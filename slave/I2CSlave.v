==> flow/design.v <==
`timescale 1ns / 1ps
module Filter(sig, reset, clk ,fsig, ne, pe
    );
	 input sig, reset, clk;
	 output reg  fsig;
output	 ne, pe;
	 reg [7:0] fR;
	 reg state=0;
	 wire A0s, A01;
	assign A0s = (fR == 0);	 
	assign A1s= (fR==8'hFF);
	assign ne = A0s & fsig;
	assign pe= !fsig & A1s;
	 always @ (posedge clk)
begin 
	 	 if(reset)
		 begin 
		 fR<=0; fsig<=0; state<=1;
		 end
		 case (state)
 1: 
	 begin
		 fR<={sig,fR[7:1]};
		 if(A0s) begin fsig<=0; state<=1;end
		 else if(A0s==0 && A1s==0) state<=1;
		 else if(A0s==0 && A1s==1) begin fsig<=1; state<=1; end
	 end
endcase
end
endmodule
`timescale 1ns / 1ps
module I2CSlave(clk,reset,scl,sda, DOUT, addr, datar,W,led);
inout scl, sda;
input clk, reset;
input [7:0] DOUT;
output  reg W;
output reg[4:0] addr;
output reg [7:0] datar;
reg [7:0] my_addr;
reg [7:0] fR, Txr,RAM;
reg sda_int;
reg scl_int;
reg Nb,dir;
reg state;
wire fsda,fscl;
wire cne,cpe,dne,dpe;
output [3:0] led;
Filter CLOCK1(scl, reset, clk ,fscl, cne, cpe);
Filter data(sda, reset, clk ,fsda, dne,dpe);
assign led=state;
always @ (posedge clk)
begin
if (reset)
state<=1;
case (state)
0: begin 
	sda_int<=1;
	scl_int<=1;
	if(dpe&fscl)
		state<=1;
	else
	state<=0;
	end
1: 
begin
sda_int<=1;
	scl_int<=1;
	if (dne&fscl) begin Nb<=8; state<=2; end
	else state<=1;
end
2: 
begin
	if(Nb==0 && datar[7:0]==my_addr)
	begin dir<=datar[0]; state<=3;end
	else if (Nb==0 && !datar[7:0]==my_addr)
	begin state<=0; end
	else if (Nb!=0 && cpe==0)
	begin state<=2;end
	else if (Nb==0 && cpe==1)
	begin datar<={datar[6:0],fsda}; Nb<=Nb-1;state<=2; end
end
3: 
begin
if(cne) begin sda_int<=0; state<=4; end
else state<=3;
end
4:
begin
if (cne) begin sda_int<=1; Nb<=8; state<=5; end
else state<=4;
end
5:
begin
if(Nb==0) state<=6;
else if( Nb!=0 && cpe==0) begin state<=5; end
else if (Nb!=0 && cpe==1) begin addr<={addr[3:0], fsda}; Nb<=Nb-1; end  
end
6:
begin
if (cne) begin sda_int<=0; state<=7;end
else state<=6;
end
7: 
begin
if(cne==0) state<=7;
else if (cne==1 && dir==1) begin sda_int<=1; Nb<=8; state<=11; end
else if (cne==1 && dir==0) begin sda_int<=1; Nb<=8; state<=8; end
end
8:
begin
if(dne&fscl) state<=1;
else if (!(dne&fscl) && Nb!=0 && !cpe) state<=8;
else if (!(dne&fscl) && Nb==0) begin W<=0; addr<=addr+1; state<=9; end
else if (!(dne&&fscl) && Nb!=0 && cpe)begin  datar<={datar[6:0],fsda}; Nb<=Nb-1; end
end
9:
begin
if(cne) begin sda_int<=0; state<=10; end
else state<=9;
end
10:
begin
if(cne) begin sda_int<=1; Nb<=8; state<=8;end
else state<=10;
end
11:
begin
sda_int<=1; scl_int<=1;
if( dpe&fscl) state=1;
else if(!(dpe&fscl) && (! dne& fscl)) state<=11;
else if(!(dpe&fscl) && (dne& fscl)) begin Nb<=8; state<=12; end
end
12:
begin
if( Nb!=0 && cpe==0) state<=12;
else if(  Nb!=0 && cpe==1) begin datar<={datar[6:0],fsda}; Nb<= Nb-1; state<=12; end 
else if (Nb==0 && datar[7:1]==my_addr && datar[0]==1) begin Txr<=DOUT; Nb=8; addr<=addr+1; state<=13; end
else if(Nb==0 && datar[7:1]!=my_addr) state<=0;
else if(Nb==0 && datar[7:1]==my_addr && datar[0]==0) state<=0;
end
13: 
begin
if(cne) state<=13;
else  state<=14;
end
14:
begin
sda_int<=Txr[7]; state<=15;
end
15:
begin
if (dpe&fscl) state<=1;
else if(!dpe&fscl && Nb!=0 && cne==0) state<=15;
else if(!dpe&fscl && Nb!=0 && cne==1) begin Txr<={Txr[6:0], 1'b1}; Nb<=Nb-1; state<=14; end
else if(!dpe&fscl && Nb==0) begin sda_int<=1; state<=16; end
end
 16: 
 begin
 if(!cpe) state<=16;
 else if( cpe && sda) state<=0;
 else if (cpe && !sda) begin Txr<=RAM[addr]; Nb<=8; addr<=addr+1; state=13; end
end
endcase
end 
endmodule	
Reports on I2CSlave --
What the tools print for I2CSlave, step after step. Line numbers count from 1 in the design file above. Cell names lack the library's common part. The mark n/a stands for no value.
Inputs: design top I2CSlave, clock input clk, standard-cell library sky130hd, library corner tt_025C_1v80

Elaborated design --
Source: Yosys, flattened and elaborated, memories not mapped. Widths are those after wreduce. Registers that Yosys merges into a memory's read port (data or address) are not register bits. Print and check cells do not count. Equal cells are merged and count once.
Cells by class: equality and inequality tests 2, muxes and demuxes 26, bitwise gates (word level) 9, reductions and logical operators 9
Operators by type and width (number):
- two-way mux 8 bit | 3
- two-way mux 1 bit | 22
- == test 8 bit with constant B | 2
- logical NOT 8 bit | 2
- NOT 1 bit | 5
- AND 1 bit | 4
- logical AND 1 bit | 4
- nonzero test 2 bit | 2
- parallel mux 1 bit (select 2 bit) | 1
- logical NOT 1 bit | 1
Bit counts: flip-flop bits (word level) 21, input port bits 10, elaborated cells 53

Logic depth --
Depth = most cells in a row (Yosys ltp): at word level without a register or memory, in the mapped netlist without a sequential cell, where the memories' decode and read muxes count.
Depth: word-level depth 7, ABC_AREA 1, mapped depth 6, mapped depth without buffers 6

Mapped cells and area --
Yosys stat after the flow's synthesis: flattened, memories mapped to cells. It holds for the ABC_AREA given above (unset counts as 0); a run with the other value may have another netlist.
Cell types (number):
- edfxtp_1 | 16
- buf_4 | 18
- nand2_1 | 34
- dfxtp_1 | 5
- inv_1 | 20
- nor2_1 | 13
- nand3_1 | 3
- or2_2 | 2
- buf_6 | 1
- nand2_4 | 1
- nand4_1 | 1
- nor2_2 | 1
- a21oi_1 | 1
- buf_2 | 1
- conb_1 | 1
Mapped netlist: cell count 118, cell area after synthesis 1043.5 sq um, sequential part of the area 580.6 sq um, flip-flop cells 21, buffers 20

Path before layout --
Path of least setup slack by OpenSTA after synthesis, without wires, with an ideal clock, recovery checks aside; 20% of the period is set as input and as output delay. Where synthesis merged equal registers, the netlist keeps one of their names.
Timing path post-synthesis: kind register to register, from register data.state, to register data.fR[0], clock period 1180 ps, setup time 272 ps, arrival time 789 ps, path slack 119 ps, path delay 1061 ps, driving pins on the path 3, buffers on the path 1, synthesis period reached 1061 ps
"path delay" is the arrival time less input delay plus setup time. "driving pins on the path": output pins that drive a net of the path, with the launching flip-flop's if there is one; two outputs of one cell count as two. "synthesis period reached" is the clock period less the worst setup slack; recovery checks do not enter. This is arithmetic on one report: input and output delays are still those of the set period (20% each). The rows between start and end are the longest chain of elaborated cells between them; the timing report does not say that the signal goes this way. Where chains are equally long, one stands for them. Each line given opens the expression or statement behind the cell; cells for indexed reads and writes are added by Yosys, which also makes memories of some case tables. At most two assigning lines are given for a register; there are more. Only ways into the end's enable, where the timed path ends, are counted here.
On the way, post-synthesis: cells stage by stage dfxtp_1 -> buf_2 -> or2_2, cells in the longest elaborated chain 1
Ends and longest elaborated chain, post-synthesis:
- from (decl) | RTL line 8 | reg state=0;
- from (assign) | RTL line 18 | fR<=0; fsig<=0; state<=1;
- from (assign) | RTL line 24 | if(A0s) begin fsig<=0; state<=1;end
- nonzero test 2 bit
- to (assign) | RTL line 18
- to (assign) | RTL line 23 | fR<={sig,fR[7:1]};
- to (decl) | RTL line 7 | reg [7:0] fR;

Lab notebook: I2CSlave

Settings of 2 stored flow runs for module I2CSlave (sky130hd), not sorted in any way. The constraints put input and output delay at 20% of the set period each and load the outputs with 0.01 pF.
[flow run A] settings: period_ns=0.753, CORE_UTILIZATION=25, SETUP_SLACK_MARGIN=0.21, PLACE_DENSITY_LB_ADDON=0.19, CORE_ASPECT_RATIO=0.95, ABC_AREA=1, MAX_ROUTING_LAYER=met5, CAP_MARGIN=20, CORE_MARGIN=2, SLEW_MARGIN=20
[flow run A] result: did not finish, routing stopped with RSZ-0074
[flow run B] settings: period_ns=2.2, CORE_UTILIZATION=54, PLACE_DENSITY_LB_ADDON=0.03, CORE_MARGIN=10, GPL_TIMING_DRIVEN=1, CAP_MARGIN=0, SLEW_MARGIN=35, MAX_ROUTING_LAYER=met4
[flow run B] result: did not finish, routing stopped with RSZ-0074
